==> flow/design.v <==
module ps2_interface (
    input wire clk,            
    input wire ps2_clk,        
    input wire ps2_data,       
    output reg [7:0] scancode,  
    output reg ready           
);
    reg [2:0] ps2_clk_sync;
    always @(posedge clk) begin
        ps2_clk_sync <= {ps2_clk_sync[1:0], ps2_clk};
    end
    wire falling_edge = (ps2_clk_sync[2:1] == 2'b10);
    reg [3:0] bit_count = 0;          
    reg [10:0] shift_reg = 0;         
    reg [7:0] last_scancode = 0;
    always @(posedge clk) begin
        ready <= 0;
        if (falling_edge) begin
            shift_reg <= {ps2_data, shift_reg[10:1]};  
            bit_count <= bit_count + 1;
            if (bit_count == 10) begin
                bit_count <= 0;
                if (shift_reg[0] == 0 && ps2_data == 1) begin
                    last_scancode <= shift_reg[8:1];  
                    scancode <= shift_reg[8:1];
                    ready <= 1;  
                end
            end
        end
    end
endmodule
**Tool chain data of ps2_interface**

Tool output for the design above, in the order of the flow.
Line numbers count from 1 in the design file above.
Operators: Yosys type, input widths -> output width; for muxes data width and select width s.
A cell with - has no value.

- Top: ps2_interface
- Clock: clk
- Cell library: sky130hd
- Timing corner: tt_025C_1v80

**After elaboration**

Counts by Yosys on the flattened word-level netlist (proc, flatten, opt, wreduce; memories kept). Register bits leave out memories and registers merged into their read ports (data or address); mux counts leave out enables and synchronous resets folded into registers. Print and check cells are left out. Cells with the same type and inputs are merged into one.

- Bits in registers: 27

- Add/sub/neg operators: 1
- Equality and inequality tests: 2
- Multiplexer cells: 1
- Bitwise gates (word level): 1
- Reduce/logical cells: 3

Operators by type and width:

| kind | number |
|---|---|
| $add 4x1->4 const B | 1 |
| $eq 4x4->1 const B | 1 |
| $reduce_and 3->1 | 1 |
| $eq 2x2->1 const B | 1 |
| $reduce_and 2->1 | 1 |
| $logic_and 1x1->1 | 1 |
| $not 1->1 | 1 |
| $mux 1 | 1 |

**Logic depth**

Yosys ltp: most cells in a row. Word level: on the elaborated netlist, between registers, memories and ports. Mapped: between sequential cells and ports; inverters and the memories' decode and read muxes count.

- Depth in word-level cells: 3
- ABC_AREA: 0
- Depth in mapped cells: 4
- Mapped depth without buffers: 4

**Mapped cells and area**

Yosys stat after the flow's synthesis: flattened, memories mapped to cells. It holds for the ABC_AREA given above (unset counts as 0); a run with the other value may have another netlist.

Cells by type:

| type | number | total area (um2) |
|---|---|---|
| sky130_fd_sc_hd__edfxtp_1 | 23 | 690.662 |
| sky130_fd_sc_hd__dfxtp_1 | 4 | 80.077 |
| sky130_fd_sc_hd__ha_1 | 2 | 25.024 |
| sky130_fd_sc_hd__and4b_1 | 2 | 20.019 |
| sky130_fd_sc_hd__nor2_1 | 3 | 11.261 |
| sky130_fd_sc_hd__and3b_2 | 1 | 10.01 |
| sky130_fd_sc_hd__nand4b_1 | 1 | 8.758 |
| sky130_fd_sc_hd__o221ai_1 | 1 | 8.758 |
| sky130_fd_sc_hd__xnor2_1 | 1 | 8.758 |
| sky130_fd_sc_hd__and2_1 | 1 | 6.256 |
| sky130_fd_sc_hd__nand2b_1 | 1 | 6.256 |
| sky130_fd_sc_hd__nor2b_1 | 1 | 6.256 |
| sky130_fd_sc_hd__inv_1 | 1 | 3.754 |
| sky130_fd_sc_hd__nand2_1 | 1 | 3.754 |

- Mapped cells: 43
- Synthesis area: 889.6 um2
- Flip-flop cells: 27
- Buffer cells: 0

**Path before layout**

Source: OpenSTA report_checks on the synthesized netlist (no wires, ideal clock, input and output delay 20% of the period each), path of least setup slack; recovery checks are left aside. Register names are those of the netlist, which keeps one name where synthesis merged equal registers.

- Path kind: reg-to-reg
- Start point: register ps2_clk_sync[2]
- End point: register scancode[0]
- Clock period: 2.46 ns
- Library setup time: 0.334 ns
- Arrival: 1.539 ns
- Setup slack: 0.587 ns
- Path delay: 1.873 ns
- Driving pins on the path: 3
- Synthesis period reached: 1.873 ns

"path delay" is the arrival time less input delay plus setup time.
"driving pins on the path" counts driving pins, that of a launching flip-flop among them; a cell with two outputs on the path counts twice.
"synthesis period reached" = period - worst setup slack (recovery checks aside). The figure is calculated, with input and output delays left at 20% of the set period.
Between the ends stands the longest chain of elaborated cells between them, by number of cells; it is not shown to be the way that was timed. Of several equally long chains one is given.
Each line given opens the expression or statement behind the cell; cells for indexed reads and writes are added by Yosys, which also makes memories of some case tables.

- Path through: sky130_fd_sc_hd__dfxtp_1 sky130_fd_sc_hd__nor2b_1 sky130_fd_sc_hd__and4b_1
- Cells in the longest elaborated chain: 2
- Elaborated cells on any way between the ends: 2
- Those cells by class: eq/ne: 1; reduce/logical: 1

RTL lines, path after synthesis:

| element | RTL line | source |
|---|---|---|
| start, declared | 8 | `reg [2:0] ps2_clk_sync;` |
| start, assigned | 10 | `ps2_clk_sync <= {ps2_clk_sync[1:0], ps2_clk};` |
| $eq 2x2->1 | 12 | `wire falling_edge = (ps2_clk_sync[2:1] == 2'b10);` |
| $reduce_and 3->1 | - |  |
| end, assigned | 25 | `scancode <= shift_reg[8:1];` |
| end, declared | 5 | `output reg [7:0] scancode,` |

**Timing after layout**

Path of least setup slack in the final report of run A (OpenROAD, finished layout, wires in). Where an end is a register, its clock arrival counts in the times.

- Path kind: reg-to-reg
- Start point: register bit_count[0]
- End point: register scancode[6]
- Clock period: 1.88 ns
- Library setup time: 0.32 ns
- Arrival: 1.71 ns
- Setup slack: 0.16 ns
- Driving pins on the path: 5

Between the ends stands the longest chain of elaborated cells between them, by number of cells; it is not shown to be the way that was timed. Of several equally long chains one is given.

- Path through: sky130_fd_sc_hd__edfxtp_1 sky130_fd_sc_hd__inv_1 sky130_fd_sc_hd__ha_1 sky130_fd_sc_hd__and3b_2 sky130_fd_sc_hd__and4b_1
- Cells in the longest elaborated chain: 2
- Elaborated cells on any way between the ends: 2
- Those cells by class: eq/ne: 1; reduce/logical: 1

RTL lines, path after layout:

| element | RTL line | source |
|---|---|---|
| start, declared | 13 | `reg [3:0] bit_count = 0;` |
| start, assigned | 20 | `bit_count <= bit_count + 1;` |
| start, assigned | 22 | `bit_count <= 0;` |
| $eq 4x4->1 | 21 | `if (bit_count == 10) begin` |
| $reduce_and 3->1 | - |  |
| end, assigned | 25 | `scancode <= shift_reg[8:1];` |
| end, declared | 5 | `output reg [7:0] scancode,` |

Subject: ps2_interface on sky130hd, stored results

Hello all,

2 stored runs of ps2_interface in the flow (synthesis by Yosys, layout by OpenROAD, sky130hd cells), in arbitrary order. Constraints: input delay and output delay 20% of the set period each, output load 0.01 pF.
"achieved clock period" = clock period - worst setup slack. The figure is calculated, with input and output delays left at 20% of the set period.
"time used up by the worst setup path" means the part of the period allowed to the worst setup path (the constraints hold back 20% at inputs and 20% at outputs) less its slack; where the path has registers, the arrival times of their clocks count too.
"power consumption": no workload was simulated; the value follows from the tool's default switching activity.
Settings: n/a = not set for that run.
Among the results, n/a means that no value is shown for the run.

| item | run A | run B |
|---|---|---|
| period_ns | 1.88 | 2.79 |
| CORE_UTILIZATION | 49 | 72 |
| PLACE_DENSITY_LB_ADDON | 0.23 | n/a |
| CELL_PAD_IN_SITES_GLOBAL_PLACEMENT | 3 | n/a |
| CELL_PAD_IN_SITES_DETAIL_PLACEMENT | 1 | 1 |
| TNS_END_PERCENT | 15 | 50 |
| ABC_AREA | 0 | n/a |
| GPL_TIMING_DRIVEN | 0 | 0 |
| CTS_CLUSTER_DIAMETER | 232 | n/a |
| CAP_MARGIN | 25 | 0 |
| MAX_ROUTING_LAYER | met4 | n/a |
| CORE_MARGIN | 2 | 2 |
| SLEW_MARGIN | 20 | 10 |
| PLACE_DENSITY | n/a | 0.56 |
| GPL_ROUTABILITY_DRIVEN | n/a | 1 |
| CTS_CLUSTER_SIZE | n/a | 87 |
| chip area in the Yosys report (um2) | 889.6 | n/a |
| die outline area (um2) | 2172.5 | n/a |
| standard-cell area of the final layout (um2) | 1074.8 | n/a |
| final utilization (%) | 62.9 | n/a |
| setup slack of the worst path (ns) | 0.156 | n/a |
| setup TNS (ns) | 0.000 | n/a |
| worst hold slack (ns) | 0.348 | n/a |
| power consumption (mW) | 0.9464 | n/a |
| achieved clock period (ns) | 1.724 | n/a |
| time used up by the worst setup path (ns) | 1.72 | n/a |
| critical path type | reg-to-reg | n/a |

Run B: stopped before the end: placement reported DPL-0033

Thanks

==> flow/design.v <==
module tetris_controller (
    input clk,
    input reset,
    input tick,  
    input move_left,
    input move_right,
    input move_down,
    input rotate,
    output reg [3:0]x,
    output reg [3:0]y,
    output reg [1:0]orientation,  
    output reg update_position  
);
reg [3:0]next_x, next_y;
reg [1:0]next_orientation;
always @(posedge clk or posedge reset) begin
    if (reset) begin
        x <= 4'd5;
        y <= 4'd0;
        orientation <= 2'd0;
        update_position <= 1'b0;
    end else begin
        next_x = x;
        next_y = y;
        next_orientation = orientation;
        update_position = 1'b0;
        if (move_left) begin
                next_x = x-1;
                update_position = 1'b1;
        end else if (move_right) begin
                next_x = x+1;
                update_position = 1'b1;
        end else if (rotate) begin
                next_orientation = orientation+1;
                update_position = 1'b1;
        end else if (move_down) begin
                next_y = y+1;
                update_position = 1'b1;
        end else if (tick) begin
                next_y = y+1;
                update_position = 1'b1;
        end
        if (update_position) begin
            x <= next_x;
            y <= next_y;
            orientation <= next_orientation;
        end
    end
end
endmodule
# == Reports on tetris_controller ==
# What the tools print for tetris_controller, step after step.
# Line numbers count from 1 in the design file above.
# Library cell names are shortened.
# The mark - stands for no value.
# design
top_module,tetris_controller
clock_port,clk
cell_library,sky130hd
corner,tt_025C_1v80

# == After elaboration ==
# Counts by Yosys on the flattened word-level netlist (proc, flatten, opt, wreduce; memories kept). Register bits leave out memories and registers merged into their read ports (data or address). Print and check cells are left out. Cells with the same type and inputs are merged into one.
# op_classes
reduce_and_logical,5
muxes,9
n_addsub,4
bitwise,3
# ops
op,n
2-to-1 mux 4 bit,4
adder 4 x 1 -> 4 bit (second input constant),2
AND reduction 5 bit,1
2-to-1 mux 1 bit,5
nonzero test 2 bit,2
subtractor 4 x 1 -> 4 bit (second input constant),1
AND reduction 4 bit,1
inverter 1 bit,3
adder 2 x 1 -> 2 bit (second input constant),1
AND reduction 2 bit,1
# word_totals
word_cells,25
register_bits,11
out_inout_bits,11
in_bits,7

# == Depth ==
# Yosys ltp: most cells in a row. Word level: on the elaborated netlist, between registers, memories and ports. Mapped: between sequential cells and ports; inverters and the memories' decode and read muxes count.
# depth
word_depth,6
abc_area,0
depth_mapped,4
ltp_nobuf,4

# == Synthesis result ==
# Yosys stat after the flow's synthesis: flattened, memories mapped to cells. It holds for the ABC_AREA given above (unset counts as 0); a run with the other value may have another netlist.
# The area totals of this step are shown rounded.
# types
cell_type,n,type_area_um2
dfrtp_1,9,225.216
dfstp_2,2,52.55
ha_1,3,37.536
xor2_1,4,35.034
xnor2_1,3,26.275
nor4_4,1,21.27
fa_1,1,20.019
o21ai_0,4,20.019
nor3_4,1,16.266
inv_1,4,15.014
nand2_1,4,15.014
nor4b_2,1,15.014
nor2_2,2,12.512
mux2_1,1,11.261
nand3_1,2,10.01
or2_4,1,8.758
a211oi_1,1,7.507
nand3b_1,1,7.507
# Not listed: further types 6, cells in them 6.
# mapped
cell_count,51
buf_cells,0
mapped_area_um2,594.3
flip_flops,11
seqArea_um2,277.8

# == Worst setup path after synthesis ==
# Source: OpenSTA report_checks on the synthesized netlist (no wires, ideal clock, input and output delay 20% of the period each), path of least setup slack; recovery checks are left aside. Register names are those of the netlist, which keeps one name where synthesis merged equal registers.
# synth_timing
path_type,reg-to-reg
from,reg x[2]
to,reg x[3]
t_required_ps,1389
setup_ps,71
slack_ps,54
period_ps,1460
arrival_time_ps,1335
t_first_pin_ps,0
n_path_buf,0
stages,5
delay_ps,1406
period_less_setup_slack_ps,1406
# "delay_ps" = arrival - input delay + setup time.
# "stages" counts driving pins, that of a launching flip-flop among them; a cell with two outputs on the path counts twice.
# "period_less_setup_slack_ps" = period - worst setup slack (recovery checks aside). The figure is calculated, with input and output delays left at 20% of the set period.
# The rows between start and end are the longest chain of elaborated cells between them; the timing report does not say that the signal goes this way. Where chains are equally long, one stands for them.
# Each line given opens the expression or statement behind the cell; cells for indexed reads and writes are added by Yosys, which also makes memories of some case tables.
# synth_via
path_cell_list,dfstp_2 -> ha_1 -> a211oi_1 -> or4_1 -> nand4_1
elab_chain_cells,3
cells_between,4
lines_between,4
cone_classes,add/sub (2); mux (2)
# synth_rtl
element,line,rtl
start: declaration,9,"output reg [3:0]x,"
start: assignment,18,x <= 4'd5;
start: assignment,44,x <= next_x;
adder 4 x 1 -> 4 bit,31,next_x = x+1;
2-to-1 mux 4 bit,30,end else if (move_right) begin
2-to-1 mux 4 bit,27,if (move_left) begin
end: assignment,18,
end: assignment,44,
end: declaration,9,

# == Timing after layout ==
# From the final timing report of job 2: the path of least setup slack in the routed layout; clock arrival at registers is part of the times.
# The path's times are printed in steps of 10 ps; the period is the one set.
# layout_timing
path_type,reg-to-reg
from,reg x[1]
to,reg x[3]
t_required_ps,1690
setup_ps,60
stages,6
n_path_buf,1
slack_ps,20
period_ps,1480
arrival_time_ps,1680
t_first_pin_ps,270
# The rows between start and end are the longest chain of elaborated cells between them; the timing report does not say that the signal goes this way. Where chains are equally long, one stands for them.
# layout_via
path_cell_list,dfrtp_1 -> buf_4 -> ha_4 -> a211oi_2 -> or4_1 -> nand4_1
elab_chain_cells,3
cells_between,4
lines_between,4
cone_classes,add/sub (2); mux (2)
# layout_rtl
element,line,rtl
start: declaration,9,"output reg [3:0]x,"
start: assignment,18,x <= 4'd5;
start: assignment,44,x <= next_x;
adder 4 x 1 -> 4 bit,31,next_x = x+1;
2-to-1 mux 4 bit,30,end else if (move_right) begin
2-to-1 mux 4 bit,27,if (move_left) begin
end: assignment,18,
end: assignment,44,
end: declaration,9,

# Record of 2 stored runs of the RTL-to-layout flow on tetris_controller, platform sky130hd. The runs are unordered. Constraints: input delay and output delay 20% of the set period each, output load 0.01 pF.
# By "achievedPeriod_ps" is meant the clock period of the run minus its worst setup slack. This is arithmetic on one report: input and output delays are still those of the set period (20% each).
# "critical_path_time_ps" is the time allowed to the run's worst setup path (the clock period less input and output delay, where it has them) less its slack. Clock arrival times count: a late capture clock shortens it, a late launch clock lengthens it.
# By "totalPower_mw" is meant OpenSTA's value without simulated activity: inputs other than the clock are taken to toggle once in ten clock periods, and the tool carries that through the logic.
# "critical_path_time_ps" is known to 10 ps.
# Measured values are rounded.
# A setting shown as - is not set for that run.
# Among the results, - means that no value is shown for the run.
name,job 1,job 2
period_ns,1.05,1.48
CORE_UTILIZATION,31,28
PLACE_DENSITY_LB_ADDON,0.26,-
HOLD_SLACK_MARGIN,-0.06,-
CORE_MARGIN,5,2
CELL_PAD_IN_SITES_DETAIL_PLACEMENT,2,0
CTS_CLUSTER_SIZE,52,57
CTS_CLUSTER_DIAMETER,135,95
MIN_ROUTING_LAYER,met2,-
MAX_ROUTING_LAYER,met4,-
CAP_MARGIN,20,0
SLEW_MARGIN,20,20
CELL_PAD_IN_SITES_GLOBAL_PLACEMENT,-,3
post_synth_area_um2,-,594.3
design.die.area_um2,-,2507
layout_utilization_pct,-,49.2
setup_worst_slack_ps,-,15
totalPower_mw,-,1.653
achievedPeriod_ps,-,1465
critical_path_time_ps,-,1460
timing.worst_path_kind,-,reg-to-reg
# Job 1: stopped before the end: clock tree synthesis reported DPL-0033
